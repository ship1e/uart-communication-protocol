==> flow/design.v <==
module TX#(parameter t_rate=5208)(
    input clk,
    input Rst_tx,
    input Start,
    input [7:0] data,
    output reg done,
    output Rs232_tx
);
parameter state0 = 0, state1 = 1;
reg state_reg = state0;
reg [7:0] r_data;
reg [12:0] baud_cnt = 0;
reg [3:0] bit_cnt = 0;
reg Start_d;
reg tx_reg = 1'b1;
assign Rs232_tx = tx_reg;
wire Start_edge = Start & ~Start_d;
always @(posedge clk or negedge Rst_tx) begin
    if (!Rst_tx) begin
        state_reg <= state0;
        baud_cnt <= 0;
        bit_cnt <= 0;
        done <= 0;
        tx_reg <= 1;
        Start_d <= 0;
    end else begin
        Start_d <= Start;
        case (state_reg)
            state0: begin
                baud_cnt <= 0;
                bit_cnt <= 0;
                done <= 0;
                tx_reg <= 1;
                if (Start_edge) begin
                    r_data <= data;
                    tx_reg <= 0; 
                    bit_cnt <= 1;
                    state_reg <= state1;
                end
            end
            state1: begin
                if (baud_cnt < t_rate - 1) begin
                    baud_cnt <= baud_cnt + 1;
                end else begin
                    baud_cnt <= 0;
                    case (bit_cnt)
                        1: tx_reg <= r_data[0];
                        2: tx_reg <= r_data[1];
                        3: tx_reg <= r_data[2];
                        4: tx_reg <= r_data[3];
                        5: tx_reg <= r_data[4];
                        6: tx_reg <= r_data[5];
                        7: tx_reg <= r_data[6];
                        8: tx_reg <= r_data[7];
                        9: tx_reg <= 1;
                        default: tx_reg=1;
                    endcase
                    if (bit_cnt == 9) begin
                        done <= 1;
                        state_reg <= state0;
                        bit_cnt <= 0;
                    end else begin
                        bit_cnt <= bit_cnt + 1;
                        done <= 0;
                    end
                end
            end
            default: state_reg <= state0;
        endcase
    end
end
endmodule
Reports on TX. What the tools print for TX, step after step. Lines are those of the file above, counted from 1. Operators carry their Yosys type and port widths (W data, S select, Z words). Cell names lack the library's common part. The mark n/a stands for no value.

Top module: TX. Clock input: clk. Standard-cell library: sky130hd. Library corner: tt_025C_1v80.

Word level. Source: Yosys, flattened and elaborated, memories not mapped. Widths are those after wreduce. Registers that Yosys merges into a memory's read port (data or address) are not register bits. Print and check cells do not count.

Add/subtract/negate cells: 2. For multiplexer cells the number is 17. For bitwise gates (word level) the number is 3. The figure for reductions and logical operators is 1. Under $mul stands 0. The figure for eq/ne operators is 10. Under shift-type cells stands 0. Magnitude comparators: 1. The figure for div/mod/pow operators is 0.

Operators by type and width (count): $pmux W13 S2 (1); $eq A4 B3 Y1 const B (4); $add A13 B1 Y13 const B (1); $lt A13 B13 Y1 const B (1); $mux W13 (1); $eq A4 B2 Y1 const B (2); $eq A4 B4 Y1 const B (2); $pmux W4 S2 (1); $pmux W1 S8 (1); $mux W4 (2); $mux W1 (8); $pmux W1 S2 (3); $add A4 B1 Y4 const B (1); $eq A4 B1 Y1 const B (1); $reduce_and A3 Y1 (1); $not A1 Y1 (2); $ne A2 B2 Y1 const B (1); $and A1 B1 Y1 (1).

For memories kept the number is 0. ROM bits: 0. The entry for register bits after elaboration reads 29. Under RAM bits stands 0. The figure for word width x clocked read ports is 0. The entry for output and inout bits reads 2. The figure for input bits is 11. The entry for bits in latches reads 0.

Logic depth. Depth = most cells in a row (Yosys ltp): at word level without a register or memory, in the mapped netlist without a sequential cell, where the memories' decode and read muxes count.

The entry for depth after elaboration reads 4. The entry for ABC_AREA reads 0. For mapped depth the number is 6. Depth with buffers taken out: 6.

Mapped cells and area. The flow's flattened synthesis, as Yosys stat reports it; memories are mapped. The netlist is that of the ABC_AREA named above (0 if unset); the other value can give another one.

For buffers the number is 5. Under cell count stands 121. The figure for area of sequential cells is 767.0 um^2. Mapped flip-flops: 29. Under chip area (Yosys) stands 1393.8 um^2.

Cell types: dfrtp_1 (count 20, area in all 500.48 um^2); edfxtp_1 (count 8, area in all 240.23 um^2); nor2_1 (count 19, area in all 71.318 um^2); xor2_1 (count 6, area in all 52.55 um^2); mux2i_1 (count 5, area in all 50.048 um^2); xnor2_1 (count 5, area in all 43.792 um^2); nand2_1 (count 10, area in all 37.536 um^2); nand4bb_4 (count 1, area in all 27.526 um^2); dfstp_2 (count 1, area in all 26.275 um^2); nand3_1 (count 5, area in all 25.024 um^2); nor3_4 (count 1, area in all 16.266 um^2); buf_2 (count 3, area in all 15.014 um^2); mux2_4 (count 1, area in all 15.014 um^2); a211oi_2 (count 1, area in all 12.512 um^2); a31oi_2 (count 1, area in all 12.512 um^2); and2_1 (count 2, area in all 12.512 um^2); and3_1 (count 2, area in all 12.512 um^2); ha_1 (count 1, area in all 12.512 um^2).

Not listed: further types 25, cells in them 29.

Path before layout. Path of least setup slack by OpenSTA after synthesis, without wires, with an ideal clock, recovery checks aside; 20% of the period is set as input and as output delay. Where synthesis merged equal registers, the netlist keeps one of their names.

Path type: register to register. From: register baud_cnt[11]. To: register tx_reg. The entry for clock period reads 1.8 ns. The entry for path delay reads 1.487 ns. The figure for path buffers is 0. The figure for data arrival time is 1.405 ns. The figure for library setup time is 0.082 ns. Under stages on the path stands 6. The entry for time at the first pin reads 0.000 ns. Slack: 0.312 ns. The entry for synthesis period reached reads 1.488 ns.

"path delay" is the arrival time less input delay plus setup time. "stages on the path": output pins that drive a net of the path, with the launching flip-flop's if there is one; two outputs of one cell count as two. "synthesis period reached" = period - worst setup slack (recovery checks aside). The figure is calculated, with input and output delays left at 20% of the set period. The rows between start and end are the longest chain of elaborated cells between them; the timing report does not say that the signal goes this way. Where chains are equally long, one stands for them. A line is the first line of the expression or statement that the cell stems from. Yosys adds cells for indexed reads and writes and turns some case tables into memories. A register here has more assigning lines than the two given.

Cell sequence: dfrtp_1 > nand4bb_4 > nor3_4 > nor2_2 > nand2_4 > mux2_4. Length of the longest elaborated chain: 3. Elaborated cells on any way between the ends: 4.

Ends and longest elaborated chain, after synthesis: start: declaration (RTL line 12) `reg [12:0] baud_cnt = 0;`; start: assignment (RTL line 21) `baud_cnt <= 0;`; start: assignment (RTL line 43) `baud_cnt <= baud_cnt + 1;`; $lt A13 B13 Y1 (RTL line 42) `if (baud_cnt < t_rate - 1) begin`; $mux W1 (RTL line 42); $pmux W1 S2 (RTL line 28) `case (state_reg)`; end: assignment (RTL line 47) `1: tx_reg <= r_data[0];`; end: assignment (RTL line 48) `2: tx_reg <= r_data[1];`; end: declaration (RTL line 15) `reg tx_reg = 1'b1;`.

Worst path after layout. Path of least setup slack in the final report of run 1 (OpenROAD, finished layout, wires in). Where an end is a register, its clock arrival counts in the times.

Path type: register to register. From: register baud_cnt[9]. To: register baud_cnt[11]. The figure for library setup time is 0.07 ns. Under stages on the path stands 8. The figure for data arrival time is 1.80 ns. The figure for path buffers is 2. The entry for clock period reads 1.61 ns. Slack: 0.05 ns. The entry for time at the first pin reads 0.31 ns.

The rows between start and end are the longest chain of elaborated cells between them; the timing report does not say that the signal goes this way. Where chains are equally long, one stands for them. A register here has more assigning lines than the two given.

Cell sequence: dfrtp_1 > buf_4 > a21oi_1 > o22ai_2 > nor2_2 > nand2_4 > buf_4 > nor2_1. Length of the longest elaborated chain: 3. Elaborated cells on any way between the ends: 4.

Ends and longest elaborated chain, after layout: start: declaration (RTL line 12) `reg [12:0] baud_cnt = 0;`; start: assignment (RTL line 21) `baud_cnt <= 0;`; start: assignment (RTL line 43) `baud_cnt <= baud_cnt + 1;`; $add A13 B1 Y13 (RTL line 43); $mux W13 (RTL line 42) `if (baud_cnt < t_rate - 1) begin`; $pmux W13 S2 (RTL line 28) `case (state_reg)`; end: assignment (RTL line 30) `baud_cnt <= 0;`; end: assignment (RTL line 43); end: declaration (RTL line 12).

Subject: flow runs of TX

Hi,

Record of 2 stored runs of the RTL-to-layout flow on TX, platform sky130hd. The runs are unordered. Constraints: input delay and output delay 20% of the set period each, output load 0.01 pF. "achieved clock period" is the run's clock period less its worst setup slack. It is reckoned from that one timing run; input and output delays stay at 20% of the period that was set. "allowed time less slack (worst setup path)" is the time allowed to the run's worst setup path (the clock period less input and output delay, where it has them) less its slack. Clock arrival times count: a late capture clock shortens it, a late launch clock lengthens it. "power" rests on the timing tool's default activity at the inputs, not on a simulated workload.

Files of run 1:
==> flow/run.sh <==
#!/bin/bash
# the make line also repeats the synthesis and layout settings of config.mk as NAME=value (left out here)
make -C /OpenROAD-flow-scripts/flow DESIGN_CONFIG=/design/flow/config.mk WORK_HOME=/design/flow/orfs CLKGATE_MAP_FILE= finish
==> flow/config.mk <==
export PLATFORM = sky130hd
export DESIGN_NAME = TX
export DESIGN_NICKNAME = TX
export VERILOG_FILES = /design/flow/design.v
export SDC_FILE = /design/flow/constraint.sdc
export NUM_CORES = 4
export LEC_CHECK = 0
export CAP_MARGIN = 20
export CORE_MARGIN = 2
export CORE_UTILIZATION = 66
export SLEW_MARGIN = 20
==> flow/constraint.sdc <==
create_clock -name core_clock -period 1.61 [get_ports {clk}]
set_input_delay 0.3220 -clock core_clock [delete_from_list [all_inputs] [get_ports {clk}]]
set_output_delay 0.3220 -clock core_clock [all_outputs]
set_load 0.01 [all_outputs]

Results of run 1. The final design utilization comes to 82.6%. For the setup slack of the worst path the run shows 0.046 ns. The mapped cell area after synthesis stands at 1393.8 um^2. The die area reads 2495.5 um^2. The post-route setup TNS stands at 0.000 ns. The area of the standard cells in the finished layout is 1637.8 um^2. The power reads 1.631 mW. The allowed time less slack (worst setup path) comes to 1.56 ns. Worst path kind: register to register. For the achieved clock period the run shows 1.564 ns.

Files of run 2:
==> flow/run.sh <==
#!/bin/bash
# the make line also repeats the synthesis and layout settings of config.mk as NAME=value (left out here)
make -C /OpenROAD-flow-scripts/flow DESIGN_CONFIG=/design/flow/config.mk WORK_HOME=/design/flow/orfs CLKGATE_MAP_FILE= finish
==> flow/config.mk <==
export PLATFORM = sky130hd
export DESIGN_NAME = TX
export DESIGN_NICKNAME = TX
export VERILOG_FILES = /design/flow/design.v
export SDC_FILE = /design/flow/constraint.sdc
export NUM_CORES = 4
export LEC_CHECK = 0
export ABC_AREA = 0
export CAP_MARGIN = 20
export CELL_PAD_IN_SITES_DETAIL_PLACEMENT = 0
export CORE_ASPECT_RATIO = 1.44
export CORE_MARGIN = 9
export CORE_UTILIZATION = 42
export CTS_CLUSTER_DIAMETER = 108
export CTS_CLUSTER_SIZE = 49
export GPL_ROUTABILITY_DRIVEN = 0
export PLACE_DENSITY_LB_ADDON = 0.09
export SLEW_MARGIN = 15
==> flow/constraint.sdc <==
create_clock -name core_clock -period 1.5 [get_ports {clk}]
set_input_delay 0.3000 -clock core_clock [delete_from_list [all_inputs] [get_ports {clk}]]
set_output_delay 0.3000 -clock core_clock [all_outputs]
set_load 0.01 [all_outputs]

Results of run 2. The mapped cell area after synthesis stands at 1393.8 um^2. The post-route setup TNS stands at 0.000 ns. For the setup slack of the worst path the run shows 0.025 ns. For the achieved clock period the run shows 1.475 ns. The power reads 2.093 mW. The area of the standard cells in the finished layout is 1831.8 um^2. The die area reads 5751.0 um^2. The final design utilization comes to 59.2%. The allowed time less slack (worst setup path) comes to 1.47 ns. Worst path kind: register to register.

Regards
