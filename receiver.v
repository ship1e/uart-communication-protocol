==> flow/design.v <==
module RX #(parameter t_rate=5208)(
    input clk,
    input Rst_rx,
    input Rs232,
    output reg [7:0] rx_data,
    output reg done
);
parameter state0=0, state1=1;
reg state_reg = state0, state_next;
reg [12:0] baud_cnt = 0, baud_cnt_next;
reg [3:0] bit_cnt = 0, bit_cnt_next;
reg [7:0] rx_data_next;
reg done_next;
always @(posedge clk or negedge Rst_rx) begin
    if(!Rst_rx) begin
        state_reg <= state0;
        baud_cnt <= 0;
        bit_cnt <= 0;
        done <= 0;
        rx_data <= 8'hxx;  
    end else begin
        state_reg <= state_next;
        baud_cnt <= baud_cnt_next;
        bit_cnt <= bit_cnt_next;
        done <= done_next;
        rx_data <= rx_data_next;
    end
end
always @(*) begin
    state_next = state_reg;
    baud_cnt_next = baud_cnt;
    bit_cnt_next = bit_cnt;
    done_next = done;
    rx_data_next = rx_data;
    case(state_reg)
        state0: begin
            done_next = 0;  
            rx_data <= 8'hxx;
            if(baud_cnt < (t_rate/2) - 1) begin
                baud_cnt_next = baud_cnt + 1; 
                state_next = state0;
            end else begin
                if(Rs232 == 0) begin 
                    state_next = state1;
                    bit_cnt_next = 1;
                    baud_cnt_next = 0;
                end else begin
                    if(baud_cnt < t_rate - 1) begin
                        baud_cnt_next = baud_cnt + 1; 
                        state_next = state0;  
                    end else begin
                        baud_cnt_next = 0;
                    end
                end
            end
        end  
        state1: begin
            if(bit_cnt < 10) begin
                if(baud_cnt < t_rate - 1) begin
                    baud_cnt_next = baud_cnt + 1; 
                    state_next = state1;
                end else begin
                    baud_cnt_next = 0;  
                    if(bit_cnt == 9 && Rs232 == 1) begin 
                        done_next = 1;
                        state_next = state0;
                        bit_cnt_next = 0;
                    end else if(bit_cnt == 9 && Rs232 == 0) begin  
                        done_next = 0;  
                        state_next = state0;
                        bit_cnt_next = 0;
                    end else begin  
                        if(bit_cnt >= 1 && bit_cnt <= 8) begin
                            rx_data_next[bit_cnt-1] = Rs232;
                        end
                        done_next = 0;
                        state_next = state1;
                        bit_cnt_next = bit_cnt + 1;
                    end
                end
            end else begin
                state_next = state0;
                bit_cnt_next = 0; 
            end     
        end
        default: begin
            state_next = state0;
        end
    endcase
end
endmodule
From RTL to reports: RX
Tool output for the design above, in the order of the flow.
Line numbers count from 1 in the design file above.
Cell names lack the library's common part.
Not given: n/a
- design top: RX
- clock input: clk
- cell library: sky130hd
- corner: tt_025C_1v80

Word-level counts
Source: Yosys, flattened and elaborated, memories not mapped. Widths are those after wreduce. Registers that Yosys merges into a memory's read port (data or address) are not register bits. Print and check cells do not count. Equal cells are merged and count once.
- output and inout port bits at 9
- word-level cells at 44
- noted input bits: 3
- register bits after elaboration: 19
- noted $add $sub $neg: 2
- muxes and demuxes: 23
- equality and inequality tests at 6
- magnitude comparators at 3
- reductions and logical operators at 4
- bitwise gates (word level): 2
- operators with widths (cell ; number):
    13-bit two-way mux ; 4
    13-bit case mux with 2-bit select ; 1
    4-bit two-way mux ; 6
    13-bit by 1-bit adder with 13-bit output with constant B ; 1
    13-bit by 12-bit less-than comparator with 1-bit output with constant B ; 1
    13-bit less-than comparator with constant B ; 1
    1-bit two-way mux ; 9
    4-bit case mux with 2-bit select ; 1
    2-bit != test with constant B ; 3
    4-bit by 1-bit adder with 4-bit output with constant B ; 1
    4-bit less-than comparator with constant B ; 1
    4-bit equality test with constant B ; 1
    1-bit case mux with 2-bit select ; 2
    3-bit != test with constant B ; 1
    3-bit AND reduction ; 1
    1-bit logical AND ; 2
    1-bit inverter ; 2
    2-bit by 1-bit != test with 1-bit output with constant B ; 1
    2-bit AND reduction ; 1

Depth
Yosys ltp: most cells in a row. Word level: on the elaborated netlist, between registers, memories and ports. Mapped: between sequential cells and ports; inverters and the memories' decode and read muxes count.
- noted depth in word-level cells: 7
- ABC_AREA: 1
- noted depth in mapped cells: 13
- noted depth with buffers taken out: 11

Netlist
Yosys stat after the flow's synthesis: flattened, memories mapped to cells. It holds for the ABC_AREA given above (unset counts as 0); a run with the other value may have another netlist.
The area totals of this step are shown rounded.
- cell types (type ; number ; area in all (um^2)):
    dfrtp_1 ; 19 ; 475.456
    nand2_1 ; 55 ; 206.448
    inv_1 ; 25 ; 93.84
    nor2_2 ; 12 ; 75.072
    xor2_1 ; 8 ; 70.067
    buf_4 ; 9 ; 67.565
    nor2_1 ; 17 ; 63.811
    nand3_1 ; 9 ; 45.043
    ha_1 ; 3 ; 37.536
    nand4_1 ; 5 ; 31.28
    nand2_2 ; 4 ; 25.024
    nor2_4 ; 2 ; 22.522
    a21oi_1 ; 4 ; 20.019
    buf_12 ; 1 ; 20.019
    nand3_2 ; 2 ; 20.019
    o21ai_0 ; 4 ; 20.019
    o21ai_1 ; 4 ; 20.019
    inv_2 ; 4 ; 15.014
Not listed: further types 8, cells in them 9.
- flip-flops at 19
- cell area after synthesis: 1391 um^2
- noted sequential area: 475.5 um^2
- buffer cells at 12
- noted cells in the netlist: 196

Path before layout
Path of least setup slack by OpenSTA after synthesis, without wires, with an ideal clock, recovery checks aside; 20% of the period is set as input and as output delay. Where synthesis merged equal registers, the netlist keeps one of their names.
- path kind: flip-flop to flip-flop
- start point: reg baud_cnt[8]
- end point: reg baud_cnt[7]
- noted path delay: 1378 ps
- period at 1830 ps
- noted stages: 12
- slack: 451 ps
- required time: 1708 ps
- path buffers at 1
- setup time: 122 ps
- launch time at the first pin at 0 ps
- data arrival time at 1256 ps
- synthesis period reached at 1379 ps
"path delay" = arrival - input delay + setup time.
"stages" counts driving pins, that of a launching flip-flop among them; a cell with two outputs on the path counts twice.
"synthesis period reached" = period - worst setup slack (recovery checks aside). The figure is calculated, with input and output delays left at 20% of the set period.
Between the ends stands the longest chain of elaborated cells between them, by number of cells; it is not shown to be the way that was timed. Of several equally long chains one is given.
Each line given opens the expression or statement behind the cell; cells for indexed reads and writes are added by Yosys, which also makes memories of some case tables.
- cells stage by stage: dfrtp_1 nor2_4 nand2_1 nor2_2 nand2_1 nand3_1 nand2_1 inv_1 nand2_1 inv_2 buf_12 nor2_2
- cells in the longest elaborated chain at 5
- elaborated cells between the ends (all ways) at 7
- classes of those cells: compare: 2; mux: 5
- ends and longest elaborated chain, post-synthesis (element ; RTL line ; source):
    from (decl) ; 10 ; reg [12:0] baud_cnt = 0, baud_cnt_next;
    from (assign) ; 17 ; baud_cnt <= 0;
    from (assign) ; 23 ; baud_cnt <= baud_cnt_next;
    13-bit less-than comparator ; 48 ; if(baud_cnt < t_rate - 1) begin
    13-bit two-way mux ; 48 ;
    13-bit two-way mux ; 43 ; if(Rs232 == 0) begin
    13-bit two-way mux ; 39 ; if(baud_cnt < (t_rate/2) - 1) begin
    13-bit case mux with 2-bit select ; 35 ; case(state_reg)
    to (assign) ; 17 ;
    to (assign) ; 23 ;
    to (decl) ; 10 ;

Timing after layout
From the final timing report of run 1: the path of least setup slack in the routed layout; clock arrival at registers is part of the times.
The report prints the path's times to 10 ps; the period is as set.
- path kind: flip-flop to flip-flop
- start point: reg baud_cnt[0]
- end point: reg baud_cnt[4]
- launch time at the first pin at 260 ps
- path buffers at 2
- noted stages: 9
- period at 1290 ps
- required time: 1450 ps
- setup time: 100 ps
- data arrival time at 1600 ps
- slack: -150 ps
Between the ends stands the longest chain of elaborated cells between them, by number of cells; it is not shown to be the way that was timed. Of several equally long chains one is given.
- cells stage by stage: dfrtp_1 ha_2 inv_2 nor2_4 buf_4 buf_4 nand2_1 xor2_2 nor2_4
- cells in the longest elaborated chain at 5
- elaborated cells between the ends (all ways) at 8
- classes of those cells: add/sub: 1; compare: 2; mux: 5
- ends and longest elaborated chain, post-layout (element ; RTL line ; source):
    from (decl) ; 10 ; reg [12:0] baud_cnt = 0, baud_cnt_next;
    from (assign) ; 17 ; baud_cnt <= 0;
    from (assign) ; 23 ; baud_cnt <= baud_cnt_next;
    13-bit by 1-bit adder with 13-bit output ; 49 ; baud_cnt_next = baud_cnt + 1;
    13-bit two-way mux ; 48 ; if(baud_cnt < t_rate - 1) begin
    13-bit two-way mux ; 43 ; if(Rs232 == 0) begin
    13-bit two-way mux ; 39 ; if(baud_cnt < (t_rate/2) - 1) begin
    13-bit case mux with 2-bit select ; 35 ; case(state_reg)
    to (assign) ; 17 ;
    to (assign) ; 23 ;
    to (decl) ; 10 ;

Data sheet: physical implementation of RX

Design RX on sky130hd. What follows are 2 stored runs of the flow, each under its own settings; their order means nothing. The constraints put input and output delay at 20% of the set period each and load the outputs with 0.01 pF.
"reached clock period" = clock period - worst setup slack. The figure is calculated, with input and output delays left at 20% of the set period.
"allowed time less slack (worst setup path)": the worst setup path's part of the clock period (all of it between registers, 20% less for each end at a port) less its slack. A launch clock that arrives late makes it longer, a capture clock that arrives late makes it shorter.
"total power after layout" is the tool's figure for a default switching activity; nothing was simulated.
"allowed time less slack (worst setup path)" is given in steps of 10 ps.
Values from the reports are rounded here.

Run 1
Settings were period_ns = 1.29; CORE_UTILIZATION = 39; PLACE_DENSITY_LB_ADDON = 0.22; CORE_ASPECT_RATIO = 0.92; ABC_AREA = 1; CTS_CLUSTER_DIAMETER = 172; CAP_MARGIN = 0; MIN_ROUTING_LAYER = met2; MAX_ROUTING_LAYER = met5; CORE_MARGIN = 2; SLEW_MARGIN = 20
- utilization after layout: 56.9 %
- reached clock period: 1442 ps
- post-route setup TNS at -2354 ps
- allowed time less slack (worst setup path): 1440 ps
- class of the worst setup path: flip-flop to flip-flop
- synthesis area: 1391 um^2
- worst slack on setup checks: -152 ps
- noted the total die area: 4062 um^2
- total power after layout at 1.727 mW
- area of the standard cells in the finished layout at 1907 um^2

Run 2
Settings were period_ns = 2.79; CORE_UTILIZATION = 28; SETUP_SLACK_MARGIN = -0.25; PLACE_DENSITY_LB_ADDON = 0.22; CORE_MARGIN = 2; CELL_PAD_IN_SITES_GLOBAL_PLACEMENT = 2; CELL_PAD_IN_SITES_DETAIL_PLACEMENT = 2; GPL_TIMING_DRIVEN = 1; CTS_CLUSTER_SIZE = 20; SLEW_MARGIN = 0; CAP_MARGIN = 20
- utilization after layout: 31.2 %
- reached clock period: 1938 ps
- post-route setup TNS at 0 ps
- allowed time less slack (worst setup path): 1940 ps
- class of the worst setup path: flip-flop to flip-flop
- synthesis area: 1311 um^2
- worst slack on setup checks: 852 ps
- noted the total die area: 5246 um^2
- total power after layout at 0.5045 mW
- area of the standard cells in the finished layout at 1389 um^2
